==> flow/design.v <==
module pwm(
  input pwm_clk,
  input [7:0] duty,  
  output reg PWM_PIN
);
reg [7:0] count = 0;
always @(posedge pwm_clk)
begin
  count <= count + 1;
  PWM_PIN <= (count < duty);  
end
endmodule
# Tool chain data of pwm
# The steps from the RTL of pwm to its reports follow in flow order.
# Lines are those of the file above, counted from 1.
# Operators carry their Yosys type and port widths (W data, S select, Z words).
# Library cell names are shortened.
# The mark -- stands for no value.
dict set report design {
  top {pwm}
  clk_port {pwm_clk}
  library {sky130hd}
  corner {tt_025C_1v80}
}

# Word level
# Yosys after proc, flatten, opt, wreduce and memory -nomap, before mapping. Enables and synchronous resets that opt folds into registers are not counted as muxes. Memory bits, and registers merged into a memory's read port (data or address), are not among the register bits. Print and check cells are not counted. Equal cells are merged and count once.
dict set report op_classes {
  n_addsub 1
  n_mul 0
  div_mod_pow 0
  n_cmp 1
  equal 0
  n_shift 0
  mux 0
  bitwise 0
  reduce_and_logical 0
}
# operator count
set op_table {}
lappend op_table {{$add A8 B1 Y8 const B} 1}
lappend op_table {{$lt A8 B8 Y1} 1}
dict set report word_totals {
  register_bits 9
  latchBits 0
  mem_bits_rw 0
  romBits 0
  clocked_rd_ports_x_width 0
  memories 0
  inputBits 9
  output_inout_bits 1
  word_cells 4
}

# Longest topological paths
# Yosys ltp: most cells in a row. Word level: on the elaborated netlist, between registers, memories and ports. Mapped: between sequential cells and ports; inverters and the memories' decode and read muxes count.
dict set report logic_depth {
  ltp_word 1
  ABC_AREA 0
  ltp_mapped 5
  mapped_depth_nobuf 5
}

# Mapped cells and area
# Source: synth_stat.txt of the flow (Yosys; design flattened, memories mapped). It holds for the ABC_AREA given above (unset counts as 0); a run with the other value may have another netlist.
dict set report mapped {
  cells 52
  mapped_area_um2 474.2
  sequential_area_um2 180.2
  ffs 9
  buf_cells 0
}
# type count area_total_um2
set types {}
lappend types {dfxtp_1 9 180.173}
lappend types {ha_1 8 100.096}
lappend types {xor2_1 4 35.034}
lappend types {inv_1 8 30.029}
lappend types {a21oi_1 4 20.019}
lappend types {nand3_1 4 20.019}
lappend types {xnor2_1 2 17.517}
lappend types {nand2_1 4 15.014}
lappend types {nor2_1 3 11.261}
lappend types {nand3_2 1 10.01}
lappend types {nor3_2 1 10.01}
lappend types {o211ai_1 1 7.507}
lappend types {nand2_2 1 6.256}
lappend types {nor2b_1 1 6.256}
lappend types {o21ai_0 1 5.005}

# Path before layout
# Source: OpenSTA report_checks on the synthesized netlist (no wires, ideal clock, input and output delay 20% of the period each), path of least setup slack; recovery checks are left aside. Register names are those of the netlist, which keeps one name where synthesis merged equal registers.
dict set report synth_timing {
  path_type {input -> register}
  start {input port duty[7]}
  end {register PWM_PIN}
  period_ns 1.48
  in_delay_ns 0.296
  setup_time_ns 0.122
  t_first_pin_ns 0.296
  arrival_ns 0.912
  required_ns 1.358
  slack_ns 0.447
  path_delay_ns 0.738
  path_stages 5
  n_path_buf 0
  period_less_setup_slack_ns 1.033
}
# "path_delay_ns" = arrival - input delay + setup time.
# "path_stages" counts driving pins, that of a launching flip-flop among them; a cell with two outputs on the path counts twice.
# "period_less_setup_slack_ns" is the clock period less the worst setup slack; recovery checks do not enter. This is arithmetic on one report: input and output delays are still those of the set period (20% each).
# Between the ends stands the longest chain of elaborated cells between them, by number of cells; it is not shown to be the way that was timed. Of several equally long chains one is given.
# Each line given opens the expression or statement behind the cell; cells for indexed reads and writes are added by Yosys, which also makes memories of some case tables.
dict set report synth_between {
  path_cell_list {inv_1 -> ha_1 -> nand3_1 -> o211ai_1 -> a21oi_1}
  elab_chain_len 1
  cells_between 1
  cone_lines 1
  cone_classes {compare: 1}
}
# item line_no
set synth_rtl {}
lappend synth_rtl {{start: declaration} 3} ;# input [7:0] duty,
lappend synth_rtl {{$lt A8 B8 Y1} 10} ;# PWM_PIN <= (count < duty);
lappend synth_rtl {{end: assignment} 10}
lappend synth_rtl {{end: declaration} 4} ;# output reg PWM_PIN

# Timing after layout
# Path of least setup slack in the final report of run 1 (OpenROAD, finished layout, wires in). Where an end is a register, its clock arrival counts in the times.
dict set report layout_timing {
  path_type {register -> register}
  start {register count[7]}
  end {register PWM_PIN}
  period_ns 1.06
  setup_time_ns 0.10
  t_first_pin_ns 0.28
  arrival_ns 1.28
  required_ns 1.24
  slack_ns -0.04
  path_stages 5
  n_path_buf 0
}
# Between the ends stands the longest chain of elaborated cells between them, by number of cells; it is not shown to be the way that was timed. Of several equally long chains one is given.
dict set report layout_between {
  path_cell_list {dfxtp_2 -> ha_4 -> nand3_4 -> o211ai_1 -> a21oi_2}
  elab_chain_len 1
  cells_between 1
  cone_lines 1
  cone_classes {compare: 1}
}
# item line_no
set layout_rtl {}
lappend layout_rtl {{start: declaration} 6} ;# reg [7:0] count = 0;
lappend layout_rtl {{start: assignment} 9} ;# count <= count + 1;
lappend layout_rtl {{$lt A8 B8 Y1} 10} ;# PWM_PIN <= (count < duty);
lappend layout_rtl {{end: assignment} 10}
lappend layout_rtl {{end: declaration} 4} ;# output reg PWM_PIN

# Design pwm on sky130hd. What follows are 2 stored runs of the flow, each under its own settings; their order means nothing. The constraints put input and output delay at 20% of the set period each and load the outputs with 0.01 pF.
# "achieved_clock_period_ns" is the run's clock period less its worst setup slack. It is reckoned from that one timing run; input and output delays stay at 20% of the period that was set.
# By "timing.worst_path_ns" is meant the share of the clock period that the worst setup path is allowed (20% is reserved at inputs, 20% at outputs), minus its slack. Clock arrival times at its registers enter into it.
run="run 1" settings period_ns=1.06 CORE_UTILIZATION=49 CAP_MARGIN=20 CORE_MARGIN=2 SLEW_MARGIN=20
run="run 1" results finalCellArea_um2=787.0 dieArea_um2=1232.7 setup_ws_ns=-0.040 timing.worst_path_ns=1.10 worst_setup_path_type="register -> register" synthesis_area_um2=474.2 fin_util_frac=0.866 achieved_clock_period_ns=1.100
run="run 2" settings period_ns=1.48 CORE_UTILIZATION=38 SETUP_SLACK_MARGIN=0.03 PLACE_DENSITY=0.8 HOLD_SLACK_MARGIN=0.25 CORE_MARGIN=8 TNS_END_PERCENT=40 ABC_AREA=0 CTS_CLUSTER_SIZE=49 CAP_MARGIN=20 SLEW_MARGIN=20
run="run 2" results finalCellArea_um2=609.3 dieArea_um2=2634.3 setup_ws_ns=0.094 timing.worst_path_ns=1.09 worst_setup_path_type="register -> output" synthesis_area_um2=474.2 fin_util_frac=0.534 achieved_clock_period_ns=1.386
